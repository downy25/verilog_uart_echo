==> flow/design.v <==
module uart_tx(clk, rst, tx, data, data_rdy);
	input clk;    
	input rst;  
    input [7:0] data;
    input data_rdy;
	output tx;
	parameter CLK_FREQ = 125000000;   
	parameter BAUD_RATE = 230400;  
	parameter BIT_TIME = CLK_FREQ / BAUD_RATE;
	reg tx = 1;
	reg [15:0] clk_count = 0;
	reg [3:0] bit_index = 0;
	reg [7:0] tx_buffer = 0;
	reg tx_ing = 0;
	always @(posedge clk or posedge rst) begin   
		if(rst)begin
			tx <= 1'b1;
			clk_count = 0;
			bit_index = 0;
			tx_ing = 0;
		end
		else if(!tx_ing && data_rdy) begin   
			tx_ing <= 1;
			tx <= 0;
            tx_buffer <= data;
			bit_index <= 0;
		end	
		else if(tx_ing) begin
			if(clk_count < BIT_TIME-1)begin
				clk_count <= clk_count +1;
			end
			else begin
				clk_count <= 0;
				if(bit_index < 8) begin
					tx <= tx_buffer[bit_index];
					bit_index <= bit_index + 1;
				end
				else if (bit_index == 8) begin
					tx <= 1;  
					bit_index <= bit_index + 1;
				end
				else begin
					tx_ing <= 0;
					tx <= 1;
				end
			end
		end
	end
endmodule
==> Tool chain data of uart_tx <==
What the tools print for uart_tx, step after step.
Lines are those of the file above, counted from 1.
Operators: Yosys type, input widths -> output width; for muxes data width and select width s.
Cell names lack the library's common part.
{ "setup": {"design": "uart_tx", "clock": "clk", "library": "sky130hd", "lib_corner": "tt_025C_1v80"} }

==> After elaboration <==
Yosys after proc, flatten, opt, wreduce and memory -nomap, before mapping. Memory bits, and registers merged into a memory's read port (data or address), are not among the register bits. Print and check cells are not counted. Equal cells are merged and count once.
{ "word_totals": {"ff_bits": 30, "in_bits": 11, "out_inout_bits": 1} }
{ "classes": {"add_sub_neg": 2, "n_cmp": 2, "n_eq": 2, "shifts": 1, "muxes": 15, "bitwise": 2, "reduce_logical": 8} }
{ "op_table": {"columns": ["op", "count"], "rows": [
  ["$mux 4", 5],
  ["$add 16x1->16 const B", 1],
  ["$lt 16x10->1 const B", 1],
  ["$mux 16", 1],
  ["$mux 1", 9],
  ["$shiftx 8x4->1", 1],
  ["$reduce_and 2->1", 3],
  ["$add 4x1->4 const B", 1],
  ["$lt 4x4->1 const B", 1],
  ["$eq 4x4->1 const B", 1],
  ["$reduce_and 3->1", 1],
  ["$reduce_bool 3->1", 1],
  ["$not 1->1", 2],
  ["$ne 2x2->1 const B", 1],
  ["$reduce_bool 2->1", 1],
  ["$logic_and 1x1->1", 1],
  ["$logic_not 1->1", 1]
]} }

==> Longest topological paths <==
Longest topological path by Yosys (ltp), each cell counted once; first at word level (registers and memories cut), then after technology mapping (sequential cells cut; the memories' decode and read muxes count).
{ "logic_depth": {"depth_word": 6, "abc_area": 1, "ltp_mapped": 11, "ltp_nobuf": 11} }

==> Synthesis result <==
The flow's flattened synthesis, as Yosys stat reports it; memories are mapped. The netlist is that of the ABC_AREA named above (0 if unset); the other value can give another one.
Totals and module areas in this step are rounded.
{ "types": {"columns": ["cell_type", "count"], "rows": [
  ["dfrtp_1", 21],
  ["edfxtp_1", 8],
  ["nand2_1", 42],
  ["inv_1", 25],
  ["nand3_1", 17],
  ["nor2_1", 21],
  ["ha_1", 4],
  ["nand4_1", 5],
  ["dfstp_2", 1],
  ["xor2_1", 3],
  ["nand2_2", 4],
  ["o21ai_0", 5],
  ["a21oi_4", 1],
  ["nor3_1", 3],
  ["nor2_2", 2],
  ["inv_2", 3],
  ["nor2_4", 1],
  ["a21oi_2", 1]
]} }
Not listed: further types 5, cells in them 5.
{ "synth_totals": {"stdcells": 172, "mapped_area_um2": 1468, "seq_area_um2": 792.0, "ff_cells": 30, "buffers": 1} }

==> Path before layout <==
Source: OpenSTA report_checks on the synthesized netlist (no wires, ideal clock, input and output delay 20% of the period each), path of least setup slack; recovery checks are left aside. Register names are those of the netlist, which keeps one name where synthesis merged equal registers.
{ "synth_path": {"path_type": "reg2reg", "from": "register tx_ing", "to": "register tx_buffer[0]", "period_ps": 1800, "t_first_pin_ps": 0, "t_arrival_ps": 1062, "required_time_ps": 1429, "path_slack_ps": 367, "path_delay_ps": 1433, "stages": 4, "synth_period_reached_ps": 1433} }
"path_delay_ps" = arrival - input delay + setup time.
"stages": output pins that drive a net of the path, with the launching flip-flop's if there is one; two outputs of one cell count as two.
"synth_period_reached_ps" is the clock period less the worst setup slack; recovery checks do not enter. This is arithmetic on one report: input and output delays are still those of the set period (20% each).
Between the ends stands the longest chain of elaborated cells between them, by number of cells; it is not shown to be the way that was timed. Of several equally long chains one is given.
Each line given opens the expression or statement behind the cell; cells for indexed reads and writes are added by Yosys, which also makes memories of some case tables.
At most two assigning lines are given for a register; there are more.
{ "synth_between": {"path_cell_list": "dfrtp_1 -> inv_2 -> nand2_2 -> nor2_1", "elab_chain_cells": 3} }
{ "synth_lines": {"columns": ["element", "line", "source"], "rows": [
  ["from (decl)", 14, "reg tx_ing = 0;"],
  ["from (assign)", 20, "tx_ing = 0;"],
  ["from (assign)", 23, "tx_ing <= 1;"],
  ["$logic_not 1->1", 22, "else if(!tx_ing && data_rdy) begin"],
  ["$logic_and 1x1->1", 22, null],
  ["$reduce_and 2->1", null, null],
  ["to (assign)", 25, "tx_buffer <= data;"],
  ["to (decl)", 13, "reg [7:0] tx_buffer = 0;"]
]} }

==> Timing after layout <==
Path of least setup slack in the final report of record 1 (OpenROAD, finished layout, wires in). Where an end is a register, its clock arrival counts in the times.
The report prints the path's times to 10 ps; the period is as set.
{ "layout_path": {"path_type": "reg2out", "from": "register tx", "to": "output port tx", "period_ps": 3510, "out_delay_ps": 700, "t_first_pin_ps": 290, "t_arrival_ps": 1350, "required_time_ps": 2810, "path_slack_ps": 1460, "stages": 2} }
At most two assigning lines are given for a register; there are more.
{ "layout_between": {"path_cell_list": "dfstp_2 -> clkdlybuf4s50_1", "elab_chain_cells": 0} }
{ "layout_lines": {"columns": ["element", "line", "source"], "rows": [
  ["from (decl)", 6, "output tx;"],
  ["from (assign)", 17, "tx <= 1'b1;"],
  ["from (assign)", 35, "tx <= tx_buffer[bit_index];"],
  ["to (decl)", 6, null]
]} }

==> runs of uart_tx <==
Below are 2 stored runs of the flow (Yosys, OpenROAD; platform sky130hd) on uart_tx, each with its settings and what was measured, unordered. Constraints: input delay and output delay 20% of the set period each, output load 0.01 pF.
By "achieved period" is meant the clock period of the run minus its worst setup slack. This is arithmetic on one report: input and output delays are still those of the set period (20% each).
By "worst setup path time" is meant the share of the clock period that the worst setup path is allowed (20% is reserved at inputs, 20% at outputs), minus its slack. Clock arrival times at its registers enter into it.
"total power of the final layout" is the tool's figure for a default switching activity; nothing was simulated.
"worst setup path time" is known to 10 ps.
Measured values are rounded.

==> record 1: settings <==
{ "period_ns": 3.51, "CORE_UTILIZATION": 21, "SETUP_SLACK_MARGIN": 0.37, "PLACE_DENSITY": 0.39, "TNS_END_PERCENT": 45, "ABC_AREA": 1, "GPL_ROUTABILITY_DRIVEN": 0, "MIN_ROUTING_LAYER": "met2", "MAX_ROUTING_LAYER": "met4", "CAP_MARGIN": 20, "CORE_MARGIN": 2, "SLEW_MARGIN": 20 }
==> record 1: results <==
total power of the final layout: 0.7247 mW
total die area: 7674 um2
achieved period: 2052 ps
Yosys chip area after synthesis: 1468 um2
worst setup path time: 1350 ps
critical path type: reg2out
worst slack on setup checks: 1458 ps
utilization: 26.8 %
final worst hold slack: 486 ps

==> record 2: settings <==
{ "period_ns": 2.79, "CORE_UTILIZATION": 23, "PLACE_DENSITY": 0.65, "TNS_END_PERCENT": 70, "CTS_CLUSTER_DIAMETER": 206, "CAP_MARGIN": 15, "MAX_ROUTING_LAYER": "met5", "CORE_MARGIN": 2, "SLEW_MARGIN": 20 }
==> record 2: results <==
total power of the final layout: 0.8327 mW
total die area: 7053 um2
achieved period: 2018 ps
Yosys chip area after synthesis: 1471 um2
worst setup path time: 2020 ps
critical path type: reg2reg
worst slack on setup checks: 772 ps
utilization: 28.2 %
final worst hold slack: 491 ps
